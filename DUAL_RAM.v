==> flow/design.v <==
`timescale 1ns / 1ps
module ram_1r1w(clk, gwe, rst, rsel, rdata, wsel, wdata, we);
   parameter bit_width = 16;
   parameter addr_width = 3;
   localparam ram_size = 1 << addr_width;
   input clk, gwe, rst;
   input [addr_width-1:0] rsel, wsel;
   input [bit_width-1:0] wdata;
   input we;
   output [bit_width-1:0] rdata;
   reg [bit_width-1:0] mem_state [ram_size-1:0];
   integer              i;
   assign #(1) rdata = mem_state[rsel];
   always @(posedge clk) 
     begin 
       if (gwe & rst) 
         for (i=0; i<ram_size; i=i+1)
           mem_state[i] = 0;
       else if (gwe & we)
         mem_state[wsel] = wdata; 
     end
endmodule
# Reports on ram_1r1w
# What the tools print for ram_1r1w, step after step.
# Line numbers count from 1 in the design file above.
# Operators carry their Yosys type and port widths (W data, S select, Z words).
# Library cell names are shortened.
inputs:
  top_module: "ram_1r1w"
  clock: "clk"
  cell_library: "sky130hd"
  corner: "tt_025C_1v80"

# Word level
# Source: Yosys, flattened and elaborated, memories not mapped. Widths are those after wreduce; folded enables and synchronous resets count as part of the registers. Registers that Yosys merges into a memory's read port (data or address) are not register bits. Print and check cells do not count. Equal cells are merged and count once.
# Memory sizes are those after Yosys's memory passes, which may raise the word count (mostly to a power of two), join words into wider ones and drop unused or constant bits.
word_totals:
  mem_count: 1
  ff_bits: 0
  mem_bits_rw: 128
  inputBits: 26
  output_inout_bits: 16
  latchBits: 0
  wordCells: 10
  mem_bits_ro: 0
mem_list:
  columns: ["memory", "size", "word_bits", "line_no", "text"]
  rows:
  - ["mem_state", 8, 16, 11, "reg [bit_width-1:0] mem_state [ram_size-1:0];"]
classes:
  multipliers: 0
  n_cmp: 0
  reduce_and_logical: 0
  addsub: 0
  n_mux: 7
  equal: 0
  div_mod_pow: 0
  shifts: 0
  bitwise: 2
ops:
  columns: ["operator", "count"]
  rows:
  - ["$mux W16", 2]
  - ["$mux W3", 2]
  - ["$mux W1", 3]
  - ["$and A1 B1 Y1", 2]

# Longest topological paths
# Yosys ltp: most cells in a row. Word level: on the elaborated netlist, between registers, memories and ports. Mapped: between sequential cells and ports; inverters and the memories' decode and read muxes count.
depth:
  depth_word: 3
  abc_area: 0
  ltp_mapped: 5
  ltp_nobuf: 2

# Netlist
# Source: synth_stat.txt of the flow (Yosys; design flattened, memories mapped). It holds for the ABC_AREA given above (unset counts as 0); a run with the other value may have another netlist.
# Totals and module areas in this step are rounded.
mapped:
  cells: 374
  flip_flops: 128
  synth_area_um2: 5816
  seq_area_um2: 3844
  n_buf: 39
types:
  columns: ["type", "count", "type_area_um2"]
  rows:
  - ["edfxtp_1", 128, 3.84E+03]
  - ["mux4_1", 28, 735.706]
  - ["nor3_1", 128, 640.614]
  - ["mux2_2", 16, 180.173]
  - ["clkbuf_1", 25, 93.84]
  - ["mux4_2", 4, 90.086]
  - ["clkinv_1", 16, 60.058]
  - ["buf_6", 4, 45.043]
  - ["o21ai_0", 8, 40.038]
  - ["buf_1", 8, 30.029]
  - ["nand2b_1", 2, 12.512]
  - ["nand4bb_1", 1, 11.261]
  - ["nand4b_1", 1, 8.758]
  - ["nand2_1", 2, 7.507]
  - ["or2_2", 1, 6.256]
  - ["buf_2", 1, 5.005]
  - ["clkbuf_2", 1, 5.005]

# Worst setup path after synthesis
# OpenSTA on the mapped netlist: ideal clock, no wires. The path of least setup slack (recovery checks aside). Input and output delay are each 20% of the period. Register names are those of the netlist, which keeps one name where synthesis merged equal registers.
synth_timing:
  kind: "in2reg"
  start: "input rst"
  end: "memory mem_state[5][0]"
  stages: 4
  setup_ns: 0.411
  setup_slack_ns: 0.310
  tclk_ns: 2.97
  arrival_time_ns: 2.248
  input_delay_ns: 0.594
  t_first_pin_ns: 0.594
  t_required_ns: 2.559
  delay_ns: 2.065
  path_buffers: 2
  period_less_setup_slack_ns: 2.66
# "delay_ns" = arrival - input delay + setup time.
# "stages": output pins that drive a net of the path, with the launching flip-flop's if there is one; two outputs of one cell count as two.
# "period_less_setup_slack_ns" is the clock period less the worst setup slack; recovery checks do not enter. This is arithmetic on one report: input and output delays are still those of the set period (20% each).
# The rows between start and end are the longest chain of elaborated cells between them; the timing report does not say that the signal goes this way. Where chains are equally long, one stands for them.
# A line is the first line of the expression or statement that the cell stems from. Yosys adds cells for indexed reads and writes and turns some case tables into memories.
# The path ends at the enable pin of a flip-flop; only ways to that pin are counted.
synth_between:
  cell_sequence: "nand4bb_1 clkbuf_1 buf_2 o21ai_0"
  elab_chain_cells: 2
  cells_between: 4
  lines_between: 1
  cone_classes: "3 x mux; 1 x logic"
synth_rtl:
  columns: ["item", "line_no", "text"]
  rows:
  - ["from (decl)", 6, "input clk, gwe, rst;"]
  - ["$and A1 B1 Y1", 16, "if (gwe & rst)"]
  - ["$mux W3", 16, null]
  - ["to (decl)", 11, "reg [bit_width-1:0] mem_state [ram_size-1:0];"]

# Worst path after layout
# Path of least setup slack in the final report of run A (OpenROAD, finished layout, wires in). Where an end is a register, its clock arrival counts in the times.
layout_timing:
  kind: "in2out"
  start: "input rsel[2]"
  end: "output rdata[2]"
  out_delay_ns: 0.58
  tclk_ns: 2.89
  arrival_time_ns: 2.51
  t_first_pin_ns: 0.58
  input_delay_ns: 0.58
  setup_slack_ns: -0.19
  t_required_ns: 2.31
  path_buffers: 3
  stages: 5
# The rows between start and end are the longest chain of elaborated cells between them; the timing report does not say that the signal goes this way. Where chains are equally long, one stands for them.
# A memory read counts as a cell of the chain, while the word-level depth stops at memories.
layout_between:
  cell_sequence: "dlygate4sd2_1 bufbuf_16 mux4_1 mux2_2 clkdlybuf4s50_1"
  elab_chain_cells: 1
  cells_between: 1
  lines_between: 1
  cone_classes: "1 x memory"
layout_rtl:
  columns: ["item", "line_no", "text"]
  rows:
  - ["from (decl)", 7, "input [addr_width-1:0] rsel, wsel;"]
  - ["$mem_v2 Z8 W16", 11, "reg [bit_width-1:0] mem_state [ram_size-1:0];"]
  - ["to (decl)", 10, "output [bit_width-1:0] rdata;"]

# Module ram_1r1w, platform sky130hd: 2 stored runs of the flow (Yosys, OpenROAD) with differing settings, in no particular order. Input and output delays are each 20% of the period that was set; the output load is 0.01 pF.
# By "achieved_period_ns" is meant the clock period of the run minus its worst setup slack. This is arithmetic on one report: input and output delays are still those of the set period (20% each).
# The results are shown rounded.
runs:
  - name: "run A"
    settings:
      period_ns: 2.89
      CORE_UTILIZATION: 18
      SETUP_SLACK_MARGIN: -0.25
      PLACE_DENSITY_LB_ADDON: 0.1
      CORE_MARGIN: 8
      GPL_TIMING_DRIVEN: 1
      GPL_ROUTABILITY_DRIVEN: 1
      SLEW_MARGIN: 30
      MIN_ROUTING_LAYER: "met1"
      MAX_ROUTING_LAYER: "met4"
      CAP_MARGIN: 20
    results:
      die_um2: 38320
      hold_worst_slack_ns: 0.963
      achieved_period_ns: 3.085
      final_util_frac: 0.235
      timing.setup.ws_ns: -0.195
      synthArea_um2: 5816
  - name: "run B"
    settings:
      period_ns: 1.53
      CORE_UTILIZATION: 30
      PLACE_DENSITY_LB_ADDON: 0.2
      HOLD_SLACK_MARGIN: 0.08
      TNS_END_PERCENT: 95
      ABC_AREA: 1
      MIN_ROUTING_LAYER: "met2"
      CAP_MARGIN: 20
      CORE_MARGIN: 2
      SLEW_MARGIN: 20
    results:
      achieved_period_ns: 1.632
      hold_worst_slack_ns: 0.700
      final_util_frac: 0.4
      timing.setup.ws_ns: -0.102
      synthArea_um2: 6462
      die_um2: 22730
